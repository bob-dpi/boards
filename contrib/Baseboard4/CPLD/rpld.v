==> flow/design.v <==
module rpld(CK50, DONE, PROG_B, INIT_B, nRXF, RDWR_B, 
            nDONELED, CCLK, HSWAP, CSI_B, nRD, M21, PWR12, nPWREN, P5V);
input  CK50;       
input  DONE;       
inout  PROG_B;     
input  INIT_B;     
input  nRXF;       
output RDWR_B;     
output nDONELED;   
output  CCLK;      
output  HSWAP;     
output  CSI_B;     
output  nRD;       
output  M21;       
output  PWR12;
input   nPWREN;
input   P5V;
reg [7:0] clkdiv;  
reg mrxf1;         
reg mrxf2;         
reg [2:0] state;
reg lcclk;         
reg lnrd;          
reg lcsib;         
reg progb;         
reg initb;         
reg done;          
wire data_ready;   
assign data_ready = (mrxf1 == 0 && mrxf2 == 0);
initial begin  
  clkdiv    = 1;      
  mrxf1     = 1'b0; 
  mrxf2     = 1'b0; 
  initb     = 1'b1; 
  progb     = 1'b1; 
  done      = 1'b0; 
  state     = 3'b0;   
  lcclk     = 1'b0;
  lnrd      = 1'b0;
  lcsib     = 1'b1;
end 
always @(posedge CK50)
begin
  clkdiv <= clkdiv +1;
  if (clkdiv[0] == 0)
  begin
    progb   <= PROG_B;
    initb   <= INIT_B;
    mrxf1   <= nRXF;
    mrxf2   <= mrxf1;
    done    <= DONE;
    if (state == 0)
    begin               
      if (clkdiv == 0)
      begin
        state <= 1;
      end
    end
    else if (state == 1)
    begin               
      if (progb)
      begin
        state  <= 2;    
        lcclk  <= 0;
        lnrd   <= 0;
        lcsib  <= 1;
      end
    end
    else if (state == 2)
    begin               
      if (initb)
      begin
        state  <= 3;    
        lcclk  <= 0;
        lnrd   <= 1;
        lcsib  <= 0;
      end
    end
    else if (state == 3)
    begin               
      if (data_ready)
      begin
        state  <= 4;    
        lcclk  <= 0;
        lnrd   <= 0;
        lcsib  <= 0;
      end
      else if (done)
        state  <= 7;    
    end
    else if (state == 4)
    begin               
      state  <= 5;
      lcclk  <= 1;
      lnrd   <= 0;
      lcsib  <= 0;
    end
    else if (state == 5)
    begin               
      state  <= 6;      
      lcclk  <= 0;
      lnrd   <= 1;
      lcsib  <= 0;
    end
    else if (state == 6)
    begin               
      if (~data_ready)
      begin
        state  <= 3;
        lcclk  <= 0;
        lnrd   <= 1;
        lcsib  <= 0;
      end
      else if (done)
        state  <= 7;    
    end
    else if (state == 7)
    begin
      lcclk  <= 0;
      lnrd   <= 1;
      lcsib  <= 1;
    end
    if (~progb)    
    begin
      state  <= 0;      
      lcclk  <= 0;      
      lnrd   <= 0;      
      lcsib  <= 1;      
    end
  end
end
assign nDONELED = DONE || ~INIT_B ;
assign PWR12 = ~nPWREN;
assign RDWR_B  = (state == 7) ? CK50 : 0 ;
assign CCLK    = (state != 7) ? lcclk : clkdiv[2];
assign HSWAP   = 0;
assign CSI_B   = (state != 7) ? lcsib : 1'bz ;
assign nRD     = (state != 7) ? lnrd : 1'bz ;
assign M21     = (state != 7) ? 1 : clkdiv[1];
endmodule
[Step by step through the tools: rpld]
What the tools print for rpld, step after step.
Lines are those of the file above, counted from 1.
Operators carry their Yosys type and port widths (W data, S select, Z words).
Not given: -
Design
  top: rpld
  clock: CK50
  library: sky130hd
  timing corner: tt_025C_1v80

[Elaborated design]
Yosys after proc, flatten, opt, wreduce and memory -nomap, before mapping. Memory bits, and registers merged into a memory's read port (data or address), are not among the register bits. Print and check cells are not counted. Equal cells are merged and count once.
Bit counts
  register bits after elaboration: 19
  word-level cells: 83
Cells by class
  add/subtract/negate cells: 1
  equal/unequal tests: 16
  mux-type cells: 45
  bitwise logic cells: 5
  reductions and logical operators: 6
Operators by type and width (number)
  $mux W3: 12
  $mux W1: 33
  $ne A8 B1 Y1 const B: 2
  $eq A3 B3 Y1 const B: 4
  $ne A5 B5 Y1 const B: 2
  $add A8 B1 Y8 const B: 1
  $ne A8 B8 Y1 const B: 1
  $logic_not A8 Y1: 1
  $eq A3 B2 Y1 const B: 2
  $reduce_and A6 Y1: 1
  $not A1 Y1: 5
  $ne A4 B4 Y1 const B: 1
  $reduce_and A4 Y1: 1
  $eq A3 B1 Y1 const B: 1
  $ne A3 B2 Y1 const B: 1
  $ne A3 B3 Y1 const B: 1
  $logic_not A3 Y1: 1
  $ne A2 B2 Y1 const B: 1
  $logic_and A1 B1 Y1: 1
  $logic_or A1 B1 Y1: 1

[Depth]
Depth = most cells in a row (Yosys ltp): at word level without a register or memory, in the mapped netlist without a sequential cell, where the memories' decode and read muxes count.
Depth
  word-level depth: 10
  ABC_AREA: 0
  gate-level depth with buffers: 5

[Mapped cells and area]
Source: synth_stat.txt of the flow (Yosys; design flattened, memories mapped). It holds for the ABC_AREA given above (unset counts as 0); a run with the other value may have another netlist.
Mapped netlist
  cells in the netlist: 78
  cell area after synthesis: 868.3 µm²
  sequential part of the area: 490.5 µm²
  flip-flop cells: 19
  buffers: 4
Cell types (number)
  sky130_fd_sc_hd__edfxtp_1: 11
  sky130_fd_sc_hd__dfxtp_1: 8
  sky130_fd_sc_hd__xnor2_1: 4
  sky130_fd_sc_hd__ha_1: 2
  sky130_fd_sc_hd__inv_1: 6
  sky130_fd_sc_hd__a21oi_1: 4
  sky130_fd_sc_hd__and3_1: 3
  sky130_fd_sc_hd__nand2_1: 5
  sky130_fd_sc_hd__nand2b_1: 3
  sky130_fd_sc_hd__xor2_1: 2
  sky130_fd_sc_hd__a211oi_1: 2
  sky130_fd_sc_hd__buf_4: 2
  sky130_fd_sc_hd__nand3_1: 3
  sky130_fd_sc_hd__o21ai_0: 3
  sky130_fd_sc_hd__o211ai_2: 1
  sky130_fd_sc_hd__mux2_2: 1
  sky130_fd_sc_hd__nor3_1: 2
  sky130_fd_sc_hd__o311a_1: 1
Not listed: further types 14, cells in them 15.

Lab notebook: rpld

Settings of 2 stored flow runs for module rpld (sky130hd), not sorted in any way. The constraints put input and output delay at 20% of the set period each and load the outputs with 0.01 pF.

settings of flow run A
{
  "period_ns": 2.16,
  "CORE_UTILIZATION": 68,
  "SETUP_SLACK_MARGIN": 0.07,
  "PLACE_DENSITY_LB_ADDON": 0.1,
  "ABC_AREA": 0,
  "CTS_CLUSTER_SIZE": 82,
  "CTS_CLUSTER_DIAMETER": 400,
  "MAX_ROUTING_LAYER": "met5",
  "CAP_MARGIN": 20,
  "CORE_MARGIN": 2,
  "SLEW_MARGIN": 20
}
report of flow run A: did not finish, route, RSZ-0074

settings of flow run B
{
  "period_ns": 2.8,
  "CORE_UTILIZATION": 47,
  "SETUP_SLACK_MARGIN": -0.05,
  "PLACE_DENSITY_LB_ADDON": 0.27,
  "CORE_ASPECT_RATIO": 1.82,
  "GPL_ROUTABILITY_DRIVEN": 0,
  "CTS_CLUSTER_DIAMETER": 126,
  "CAP_MARGIN": 20,
  "CORE_MARGIN": 2,
  "SLEW_MARGIN": 20
}
report of flow run B: did not finish, route, RSZ-0074
